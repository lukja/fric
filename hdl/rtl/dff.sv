==> flow/design.v <==
package alu_ctrl;
    typedef enum logic[3:0] {  
        NOP,
        ADD,
        SUB
    } operations_t;
endpackage
package common;
    typedef enum logic { POS, NEG } sign_t;
endpackage
package posit_types;
    typedef enum logic { POS = 0, NEG = 1 } sign_t;
    typedef struct packed {
        sign_t s;
        logic [30:0] ref_block;
    } posit32_t;
    typedef struct packed {
        sign_t s;
        logic [62:0] ref_block;
    } posit64_t;
endpackage
module dff #(
	parameter WIDTH=8
) (
	input logic clk,
	input logic signed [WIDTH-1:0] a, b,
	output logic signed [WIDTH-1:0] q
);
always_ff @(posedge clk) begin
	q <= a + b;
end
endmodule : dff
-- From RTL to reports: dff
Tool output for the design above, in the order of the flow.
Line numbers count from 1 in the design file above.
Cell names lack the library's common part.
Not given: n/a
- top: dff
- clock port: clk
- standard-cell library: sky130hd
- timing corner: tt_025C_1v80

-- Word level
Counts by Yosys on the flattened word-level netlist (proc, flatten, opt, wreduce; memories kept). Register bits leave out memories and registers merged into their read ports (data or address); mux counts leave out enables and synchronous resets folded into registers. Print and check cells are left out. Cells with the same type and inputs are merged into one.
- memory bits (read-only) at 0
- noted input bits: 17
- clocked read ports x word width at 0
- memory bits (writable) at 0
- noted memory cells: 0
- output and inout port bits at 8
- noted register bits after elaboration: 8
- bits in latches at 0
- elaborated cells at 2
- order comparisons at 0
- divide/modulo/power cells at 0
- noted bitwise gates (word level): 0
- reductions and logical operators: 0
- add/sub/neg operators at 1
- mux-type cells at 0
- eq/ne operators: 0
- shift operators: 0
- noted multipliers: 0
- operator list (operator ; number):
    8-bit adder ; 1

-- Longest topological paths
Longest topological path by Yosys (ltp), each cell counted once; first at word level (registers and memories cut), then after technology mapping (sequential cells cut; the memories' decode and read muxes count).
- noted depth in word-level cells: 1
- ABC_AREA at 0
- noted depth in mapped cells: 6

-- Mapped cells and area
Yosys stat after the flow's synthesis: flattened, memories mapped to cells. It holds for the ABC_AREA given above (unset counts as 0); a run with the other value may have another netlist.
- cells by type (cell ; number ; area in all (µm²)):
    dfxtp_1 ; 8 ; 160.154
    ha_1 ; 7 ; 87.584
    a21oi_1 ; 5 ; 25.024
    o211ai_1 ; 3 ; 22.522
    fa_1 ; 1 ; 20.019
    inv_1 ; 5 ; 18.768
    xnor2_1 ; 2 ; 17.517
    xor2_1 ; 2 ; 17.517
    nor2b_4 ; 1 ; 13.763
    o21ai_0 ; 2 ; 10.01
    a221oi_1 ; 1 ; 8.758
    o2bb2ai_1 ; 1 ; 8.758
    o311ai_0 ; 1 ; 8.758
    o311ai_1 ; 1 ; 8.758
    o31a_1 ; 1 ; 8.758
    a211oi_1 ; 1 ; 7.507
    a21o_1 ; 1 ; 7.507
    nor3b_1 ; 1 ; 7.507
Not listed: further types 6, cells in them 6.
- noted synthesis area: 0.0004917 mm²
- noted flip-flops: 8
- buffers at 0
- sequential part of the area at 0.0001602 mm²
- cells in the netlist at 50

-- Worst setup path after synthesis
OpenSTA on the mapped netlist: ideal clock, no wires. The path of least setup slack (recovery checks aside). Input and output delay are each 20% of the period. Register names are those of the netlist, which keeps one name where synthesis merged equal registers.
- path kind: input to register
- start: in a[0]
- end: reg q[6]
- setup time at 0.139 ns
- noted delay of the path: 1.125 ns
- input delay: 0.628 ns
- data arrival time: 1.614 ns
- noted launch time at the first pin: 0.628 ns
- stages: 6
- noted required time: 3.001 ns
- setup slack: 1.387 ns
- period at 3.14 ns
- noted synthesis period reached: 1.753 ns
"delay of the path" = arrival - input delay + setup time.
"stages" counts driving pins, that of a launching flip-flop among them; a cell with two outputs on the path counts twice.
"synthesis period reached" is the clock period less the worst setup slack; recovery checks do not enter. This is arithmetic on one report: input and output delays are still those of the set period (20% each).
Between the ends stands the longest chain of elaborated cells between them, by number of cells; it is not shown to be the way that was timed. Of several equally long chains one is given.
A line is the first line of the expression or statement that the cell stems from. Yosys adds cells for indexed reads and writes and turns some case tables into memories.
- cells stage by stage: ha_1 inv_1 fa_1 nor2b_4 o31a_1 o311ai_1
- cells in the longest elaborated chain: 1
- elaborated cells on any way between the ends: 1
- those cells by class: add/sub (1)
- RTL lines, path after synthesis (element ; RTL line ; text):
    start, declared ; 26 ; input logic signed [WIDTH-1:0] a, b,
    8-bit adder ; 30 ; q <= a + b;
    end, assigned ; 30 ;
    end, declared ; 27 ; output logic signed [WIDTH-1:0] q

Add stored flow runs of dff

dff: 2 stored runs of the Yosys and OpenROAD flow on sky130hd. The settings differ; the order carries no meaning. The constraints put input and output delay at 20% of the set period each and load the outputs with 0.01 pF.

Flow run 1

==> flow/run.sh <==
#!/bin/bash
# the make line also repeats the synthesis and layout settings of config.mk as NAME=value (left out here)
make -C /OpenROAD-flow-scripts/flow DESIGN_CONFIG=/design/flow/config.mk WORK_HOME=/design/flow/orfs CLKGATE_MAP_FILE= finish
==> flow/config.mk <==
export PLATFORM = sky130hd
export DESIGN_NAME = dff
export DESIGN_NICKNAME = dff
export VERILOG_FILES = /design/flow/design.v
export SDC_FILE = /design/flow/constraint.sdc
export NUM_CORES = 4
export LEC_CHECK = 0
export CAP_MARGIN = 20
export CELL_PAD_IN_SITES_DETAIL_PLACEMENT = 1
export CORE_ASPECT_RATIO = 0.6
export CORE_MARGIN = 2
export CORE_UTILIZATION = 33
export PLACE_DENSITY_LB_ADDON = 0.29
export SLEW_MARGIN = 20
==> flow/constraint.sdc <==
create_clock -name core_clock -period 0.965 [get_ports {clk}]
set_input_delay 0.1930 -clock core_clock [delete_from_list [all_inputs] [get_ports {clk}]]
set_output_delay 0.1930 -clock core_clock [all_outputs]
set_load 0.01 [all_outputs]

Flow run 1: not finished: floorplanning ended with error PDN-0185.

Flow run 2

==> flow/run.sh <==
#!/bin/bash
# the make line also repeats the synthesis and layout settings of config.mk as NAME=value (left out here)
make -C /OpenROAD-flow-scripts/flow DESIGN_CONFIG=/design/flow/config.mk WORK_HOME=/design/flow/orfs CLKGATE_MAP_FILE= finish
==> flow/config.mk <==
export PLATFORM = sky130hd
export DESIGN_NAME = dff
export DESIGN_NICKNAME = dff
export VERILOG_FILES = /design/flow/design.v
export SDC_FILE = /design/flow/constraint.sdc
export NUM_CORES = 4
export LEC_CHECK = 0
export CAP_MARGIN = 10
export CELL_PAD_IN_SITES_GLOBAL_PLACEMENT = 1
export CORE_MARGIN = 2
export CORE_UTILIZATION = 60
export CTS_CLUSTER_SIZE = 31
export HOLD_SLACK_MARGIN = 0.26
export PLACE_DENSITY_LB_ADDON = 0.13
export SLEW_MARGIN = 20
==> flow/constraint.sdc <==
create_clock -name core_clock -period 1.23 [get_ports {clk}]
set_input_delay 0.2460 -clock core_clock [delete_from_list [all_inputs] [get_ports {clk}]]
set_output_delay 0.2460 -clock core_clock [all_outputs]
set_load 0.01 [all_outputs]

Flow run 2: not finished: floorplanning ended with error PDN-0185.
